==> flow/design.v <==
`timescale 1ns / 1ps
module AddressTranslator (
    input               clk,
    input               rst,
    input               ram_en,
    input       [63:0]  satp,
    input       [63:0]  inst_addr,
    input       [63:0]  data_addr,
    input       [63:0]  memory_data1,
    input       [63:0]  memory_data2,
    output              finish,
    output  reg [63:0]  memory_addr1,
    output  reg [63:0]  memory_addr2
);
    wire   [3:0]   satp_mode;
    wire   [43:0]  satp_ppn;
    reg    [1:0]   trans_state1, next_state1;
    reg    [1:0]   trans_state2, next_state2;
    reg            finish1, finish2;
    reg            pte_D_1, pte_A_1, pte_G_1, pte_U_1, pte_X_1, pte_W_1, pte_R_1, pte_V_1;
    reg    [1:0]   pte_RSW_1;
    reg    [25:0]  pte_PPN2_1;
    reg    [8:0]   pte_PPN1_1, pte_PPN0_1;
    reg    [9:0]   pte_reserved_1;
    wire   [8:0]   vpn2_1, vpn1_1, vpn0_1;
    wire   [11:0]  pgoff_1;
    reg            pte_D_2, pte_A_2, pte_G_2, pte_U_2, pte_X_2, pte_W_2, pte_R_2, pte_V_2;
    reg    [1:0]   pte_RSW_2;
    reg    [25:0]  pte_PPN2_2;
    reg    [8:0]   pte_PPN1_2, pte_PPN0_2;
    reg    [9:0]   pte_reserved_2;
    wire   [8:0]   vpn2_2, vpn1_2, vpn0_2;
    wire   [11:0]  pgoff_2;
    assign vpn2_1 = inst_addr[38:30];
    assign vpn1_1 = inst_addr[29:21];
    assign vpn0_1 = inst_addr[20:12];
    assign pgoff_1 = inst_addr[11:0];
    assign vpn2_2 = data_addr[38:30];
    assign vpn1_2 = data_addr[29:21];
    assign vpn0_2 = data_addr[20:12];
    assign pgoff_2 = data_addr[11:0];
    assign satp_mode = satp[63:60];
    assign satp_ppn = satp[43:0];
    assign finish = ram_en ? finish1 && finish2 : finish1;
    localparam 
        S_IDLE = 0,
        S_LEVEL1 = 1,
        S_LEVEL2 = 2,
        S_LEVEL3 = 3;
    always @(posedge clk or posedge rst) begin
        if (rst) begin
            trans_state1 = S_IDLE;
            next_state1 = S_IDLE;
            finish1 = 1'b0;
        end else if (satp_mode == 0) begin
            finish1 = 1'b0;
            memory_addr1 = inst_addr;
        end else begin
            trans_state1 = next_state1;
            if (trans_state1 == S_IDLE) begin
                finish1 = 1'b0;
            end
            if (1'b1) begin
                if (finish1) begin
                    finish1 = 1'b0;
                end
                case (trans_state1)
                    S_IDLE: begin
                        memory_addr1 = {8'b0, satp_ppn, vpn2_1, 3'b0};
                        next_state1 = S_LEVEL1;
                        finish1 = 1'b0;
                    end
                    S_LEVEL1: begin
                        {pte_reserved_1, pte_PPN2_1, pte_PPN1_1, pte_PPN0_1, pte_RSW_1, pte_D_1, pte_A_1, pte_G_1, pte_U_1, pte_X_1, pte_W_1, pte_R_1, pte_V_1} = memory_data1[63:0];
                        if (pte_R_1 == 1 || pte_X_1 == 1) begin
                            memory_addr1 = {8'b0, pte_PPN2_1, vpn1_1, vpn0_1, pgoff_1};
                            next_state1 = S_IDLE;
                            finish1 = 1'b1;
                        end else begin
                            memory_addr1 = {8'b0, pte_PPN2_1, pte_PPN1_1, pte_PPN0_1, vpn1_1, 3'b0};
                            next_state1 = S_LEVEL2;
                            finish1 = 1'b0;
                        end
                    end
                    S_LEVEL2: begin
                        {pte_reserved_1, pte_PPN2_1, pte_PPN1_1, pte_PPN0_1, pte_RSW_1, pte_D_1, pte_A_1, pte_G_1, pte_U_1, pte_X_1, pte_W_1, pte_R_1, pte_V_1} = memory_data1[63:0];
                        if (pte_R_1 == 1 || pte_X_1 == 1) begin
                            memory_addr1 = {8'b0, pte_PPN2_1, pte_PPN1_1, vpn0_1, pgoff_1};
                            next_state1 = S_IDLE;
                            finish1 = 1'b1;
                        end else begin
                            memory_addr1 = {8'b0, pte_PPN2_1, pte_PPN1_1, pte_PPN0_1, vpn0_1, 3'b0};
                            next_state1 = S_LEVEL3;
                            finish1 = 1'b0;
                        end
                    end
                    S_LEVEL3: begin
                        {pte_reserved_1, pte_PPN2_1, pte_PPN1_1, pte_PPN0_1, pte_RSW_1, pte_D_1, pte_A_1, pte_G_1, pte_U_1, pte_X_1, pte_W_1, pte_R_1, pte_V_1} = memory_data1[63:0];
                        memory_addr1 = {8'b0, pte_PPN2_1, pte_PPN1_1, pte_PPN0_1, pgoff_1};
                        next_state1 = S_IDLE;
                        finish1 = 1'b1;
                    end
                endcase
            end
        end
    end
    always @(posedge clk or posedge rst) begin
        if (rst) begin
            trans_state2 = S_IDLE;
            next_state2 = S_IDLE;
            finish2 = 1'b0;
        end else if (satp_mode == 0) begin
            finish2 = 1'b0;
            memory_addr2 = data_addr;
        end else begin
            trans_state2 = next_state2;
            if (trans_state2 == S_IDLE) begin
                finish2 = 1'b0;
                memory_addr2 = data_addr;
            end
            if (ram_en) begin
                if (finish2) begin
                    finish2 = 1'b0;
                end
                case (trans_state2)
                    S_IDLE: begin
                        memory_addr2 = {8'b0, satp_ppn, vpn2_2, 3'b0};
                        next_state2 = S_LEVEL1;
                        finish2 = 1'b0;
                    end
                    S_LEVEL1: begin
                        {pte_reserved_2, pte_PPN2_2, pte_PPN1_2, pte_PPN0_2, pte_RSW_2, pte_D_2, pte_A_2, pte_G_2, pte_U_2, pte_X_2, pte_W_2, pte_R_2, pte_V_2} = memory_data2[63:0];
                        if (pte_R_2 == 1 || pte_X_2 == 1) begin
                            memory_addr2 = {8'b0, pte_PPN2_2, vpn1_2, vpn0_2, pgoff_2};
                            next_state2 = S_IDLE;
                            finish2 = 1'b1;
                        end else begin
                            memory_addr2 = {8'b0, pte_PPN2_2, pte_PPN1_2, pte_PPN0_2, vpn1_2, 3'b0};
                            next_state2 = S_LEVEL2;
                            finish2 = 1'b0;
                        end
                    end
                    S_LEVEL2: begin
                        {pte_reserved_2, pte_PPN2_2, pte_PPN1_2, pte_PPN0_2, pte_RSW_2, pte_D_2, pte_A_2, pte_G_2, pte_U_2, pte_X_2, pte_W_2, pte_R_2, pte_V_2} = memory_data2[63:0];
                        if (pte_R_2 == 1 || pte_X_2 == 1) begin
                            memory_addr2 = {8'b0, pte_PPN2_2, pte_PPN1_2, vpn0_2, pgoff_2};
                            next_state2 = S_IDLE;
                            finish2 = 1'b1;
                        end else begin
                            memory_addr2 = {8'b0, pte_PPN2_2, pte_PPN1_2, pte_PPN0_2, vpn0_2, 3'b0};
                            next_state2 = S_LEVEL3;
                            finish2 = 1'b0;
                        end
                    end
                    S_LEVEL3: begin
                        {pte_reserved_2, pte_PPN2_2, pte_PPN1_2, pte_PPN0_2, pte_RSW_2, pte_D_2, pte_A_2, pte_G_2, pte_U_2, pte_X_2, pte_W_2, pte_R_2, pte_V_2} = memory_data2[63:0];
                        memory_addr2 = {8'b0, pte_PPN2_2, pte_PPN1_2, pte_PPN0_2, pgoff_2};
                        next_state2 = S_IDLE;
                        finish2 = 1'b1;
                    end
                endcase
            end
        end
    end
endmodule
### Reports on AddressTranslator

What the tools print for AddressTranslator, step after step.
Lines are those of the file above, counted from 1.
Operators carry their Yosys type and port widths (W data, S select, Z words).
Cell names lack the library's common part.
The mark - stands for no value.

* design top: AddressTranslator
* clock input: clk
* standard-cell library: sky130hd
* timing corner: tt_025C_1v80

### Elaborated design

Counts by Yosys on the flattened word-level netlist (proc, flatten, opt, wreduce; memories kept). Register bits leave out memories and registers merged into their read ports (data or address). Print and check cells are left out. Cells with the same type and inputs are merged into one.

* multiplexer cells: 25
* add/subtract/negate cells: 0
* bitwise gates (word level): 2
* divide/modulo/power cells: 0
* reduce/logical cells: 11
* equality and inequality tests: 6
* magnitude comparators: 0
* $mul: 0
* shifts and indexed selects: 0

Operators with widths (count)
* $pmux W64 S4: 2
* $mux W64: 4
* $mux W30: 2
* $mux W21: 2
* $pmux W2 S4: 2
* $eq A2 B2 Y1 const B: 4
* $mux W2: 4
* $mux W1: 7
* $pmux W1 S3: 2
* $eq A2 B1 Y1 const B: 2
* $logic_not A2 Y1: 2
* $reduce_and A2 Y1: 2
* $reduce_or A2 Y1: 2
* $logic_not A4 Y1: 1
* $reduce_bool A3 Y1: 1
* $logic_or A1 B1 Y1: 2
* $not A1 Y1: 2
* $logic_and A1 B1 Y1: 1

* memory bits (read-only): 0
* memories kept: 0
* elaborated cells: 50
* register bits after elaboration: 134
* bits in latches: 0
* RAM bits: 0
* clocked read ports x word width: 0

### Logic depth

Yosys ltp: most cells in a row. Word level: on the elaborated netlist, between registers, memories and ports. Mapped: between sequential cells and ports; inverters and the memories' decode and read muxes count.

* depth in word-level cells: 5
* ABC_AREA: 0
* gate-level depth with buffers: 7

### Mapped cells and area

Source: synth_stat.txt of the flow (Yosys; design flattened, memories mapped). It holds for the ABC_AREA given above (unset counts as 0); a run with the other value may have another netlist.

* flip-flop cells: 138
* chip area (Yosys): 6890.4 µm²
* buffer cells: 45
* cell count: 623

Cells by type
* edfxtp_1: count 128, total area 3.84E+03 µm²
* nand2_1: count 124, total area 465.446 µm²
* o21ai_0: count 57, total area 285.274 µm²
* mux2i_1: count 26, total area 260.25 µm²
* a22oi_1: count 28, total area 210.202 µm²
* dfrtp_1: count 8, total area 200.192 µm²
* nor2_1: count 48, total area 180.173 µm²
* a31oi_1: count 27, total area 168.912 µm²
* and2_1: count 20, total area 125.12 µm²
* and3_1: count 18, total area 112.608 µm²
* o221a_2: count 9, total area 101.347 µm²
* a221o_1: count 10, total area 100.096 µm²
* buf_2: count 19, total area 95.091 µm²
* a221oi_1: count 9, total area 78.826 µm²
* clkbuf_1: count 21, total area 78.826 µm²
* o2bb2ai_1: count 9, total area 78.826 µm²
* o22ai_1: count 11, total area 68.816 µm²
* dfstp_2: count 2, total area 52.55 µm²

Not listed: further types 27, cells in them 49.

### Timing after synthesis

Source: OpenSTA report_checks on the synthesized netlist (no wires, ideal clock, input and output delay 20% of the period each), path of least setup slack; recovery checks are left aside. Register names are those of the netlist, which keeps one name where synthesis merged equal registers.

* path type: input to register
* from: in satp[63]
* to: reg memory_addr2[0]
* clock period: 7500 ps
* data arrival time: 5585 ps
* slack: 1407 ps
* driving pins on the path: 5
* path delay: 4593 ps
* external input delay: 1500 ps
* buffers on the path: 3
* time at the first pin: 1500 ps
* setup time: 508 ps
* period reached after synthesis: 6093 ps

"path delay" = arrival - input delay + setup time.
"driving pins on the path": output pins that drive a net of the path, with the launching flip-flop's if there is one; two outputs of one cell count as two.
"period reached after synthesis" = period - worst setup slack (recovery checks aside). The figure is calculated, with input and output delays left at 20% of the set period.
Between the ends stands the longest chain of elaborated cells between them, by number of cells; it is not shown to be the way that was timed. Of several equally long chains one is given.
A line is the first line of the expression or statement that the cell stems from. Yosys adds cells for indexed reads and writes and turns some case tables into memories.
At most two assigning lines are given for a register; there are more.
Only ways into the end's enable, where the timed path ends, are counted here.

* path through: or4_4 > buf_6 > buf_6 > buf_2 > a21oi_1
* length of the longest elaborated chain: 3
* elaborated cells between the ends (all ways): 3
* those cells by class: 3 x reduce/logical

Ends and longest elaborated chain, post-synthesis
* from (decl): line 6 `input       [63:0]  satp,`
* $logic_not A4 Y1: line 112 `end else if (satp_mode == 0) begin`
* $reduce_bool A3 Y1
* $reduce_and A2 Y1
* to (assign): line 114 `memory_addr2 = data_addr;`
* to (assign): line 119 `memory_addr2 = data_addr;`
* to (decl): line 13 `output  reg [63:0]  memory_addr2`

### Worst path after layout

Path of least setup slack in the final report of flow run B (OpenROAD, finished layout, wires in). Where an end is a register, its clock arrival counts in the times.
The report prints the path's times to 10 ps; the period is as set.

* path type: input to output
* from: in ram_en
* to: out finish
* buffers on the path: 2
* data arrival time: 2960 ps
* external input delay: 1300 ps
* clock period: 6490 ps
* driving pins on the path: 3
* time at the first pin: 1300 ps
* output delay: 1300 ps
* slack: 2230 ps

Between the ends stands the longest chain of elaborated cells between them, by number of cells; it is not shown to be the way that was timed. Of several equally long chains one is given.

* path through: clkdlybuf4s50_1 > a21boi_0 > clkdlybuf4s50_1
* length of the longest elaborated chain: 1
* elaborated cells between the ends (all ways): 1
* those cells by class: 1 x mux

Ends and longest elaborated chain, after layout
* from (decl): line 5 `input               ram_en,`
* $mux W1: line 44 `assign finish = ram_en ? finish1 && finish2 : finish1;`
* to (decl): line 11 `output              finish,`

Subject: flow runs of AddressTranslator

Hi,

Measured data: module AddressTranslator, platform sky130hd, 2 stored runs of the flow under differing settings, order arbitrary. Input and output delays are each 20% of the period that was set; the output load is 0.01 pF.
"achieved period": clock period set for the run, less the worst setup slack. It is reckoned from that one timing run; input and output delays stay at 20% of the period that was set.
By "worst path time" is meant the share of the clock period that the worst setup path is allowed (20% is reserved at inputs, 20% at outputs), minus its slack. Clock arrival times at its registers enter into it.
By "overall power" is meant OpenSTA's value without simulated activity: inputs other than the clock are taken to toggle once in ten clock periods, and the tool carries that through the logic.
"worst path time" is known to 10 ps.

### Flow run A

==> flow/run.sh <==
#!/bin/bash
# the make line also repeats the synthesis and layout settings of config.mk as NAME=value (left out here)
make -C /OpenROAD-flow-scripts/flow DESIGN_CONFIG=/design/flow/config.mk WORK_HOME=/design/flow/orfs CLKGATE_MAP_FILE= finish
==> flow/config.mk <==
export PLATFORM = sky130hd
export DESIGN_NAME = AddressTranslator
export DESIGN_NICKNAME = AddressTranslator
export VERILOG_FILES = /design/flow/design.v
export SDC_FILE = /design/flow/constraint.sdc
export NUM_CORES = 4
export LEC_CHECK = 0
export CAP_MARGIN = 20
export CELL_PAD_IN_SITES_DETAIL_PLACEMENT = 1
export CORE_MARGIN = 2
export CORE_UTILIZATION = 44
export CTS_CLUSTER_DIAMETER = 228
export CTS_CLUSTER_SIZE = 28
export GPL_ROUTABILITY_DRIVEN = 1
export SETUP_SLACK_MARGIN = 0.53
export SLEW_MARGIN = 20
export TNS_END_PERCENT = 40
==> flow/constraint.sdc <==
create_clock -name core_clock -period 6.08 [get_ports {clk}]
set_input_delay 1.2160 -clock core_clock [delete_from_list [all_inputs] [get_ports {clk}]]
set_output_delay 1.2160 -clock core_clock [all_outputs]
set_load 0.01 [all_outputs]

Outcome of flow run A: stopped before the end: clock tree synthesis reported DPL-0033

### Flow run B

==> flow/run.sh <==
#!/bin/bash
# the make line also repeats the synthesis and layout settings of config.mk as NAME=value (left out here)
make -C /OpenROAD-flow-scripts/flow DESIGN_CONFIG=/design/flow/config.mk WORK_HOME=/design/flow/orfs CLKGATE_MAP_FILE= finish
==> flow/config.mk <==
export PLATFORM = sky130hd
export DESIGN_NAME = AddressTranslator
export DESIGN_NICKNAME = AddressTranslator
export VERILOG_FILES = /design/flow/design.v
export SDC_FILE = /design/flow/constraint.sdc
export NUM_CORES = 4
export LEC_CHECK = 0
export CAP_MARGIN = 20
export CORE_MARGIN = 2
export CORE_UTILIZATION = 19
export SLEW_MARGIN = 20
==> flow/constraint.sdc <==
create_clock -name core_clock -period 6.49 [get_ports {clk}]
set_input_delay 1.2980 -clock core_clock [delete_from_list [all_inputs] [get_ports {clk}]]
set_output_delay 1.2980 -clock core_clock [all_outputs]
set_load 0.01 [all_outputs]

Results of flow run B:
- Worst path time: 1660 ps
- Kind of the worst setup path: input to output
- Smallest setup slack: 2232 ps
- Achieved period: 4258 ps
- Worst hold slack in the final report: 491 ps
- Final design utilization: 0.336
- Area of the standard cells in the finished layout: 11994.0 µm²
- Area of the synthesized netlist: 6890.4 µm²
- Die footprint: 37805.0 µm²
- Overall power: 3.174 mW
- Sum of negative setup slack: 0 ps

Regards
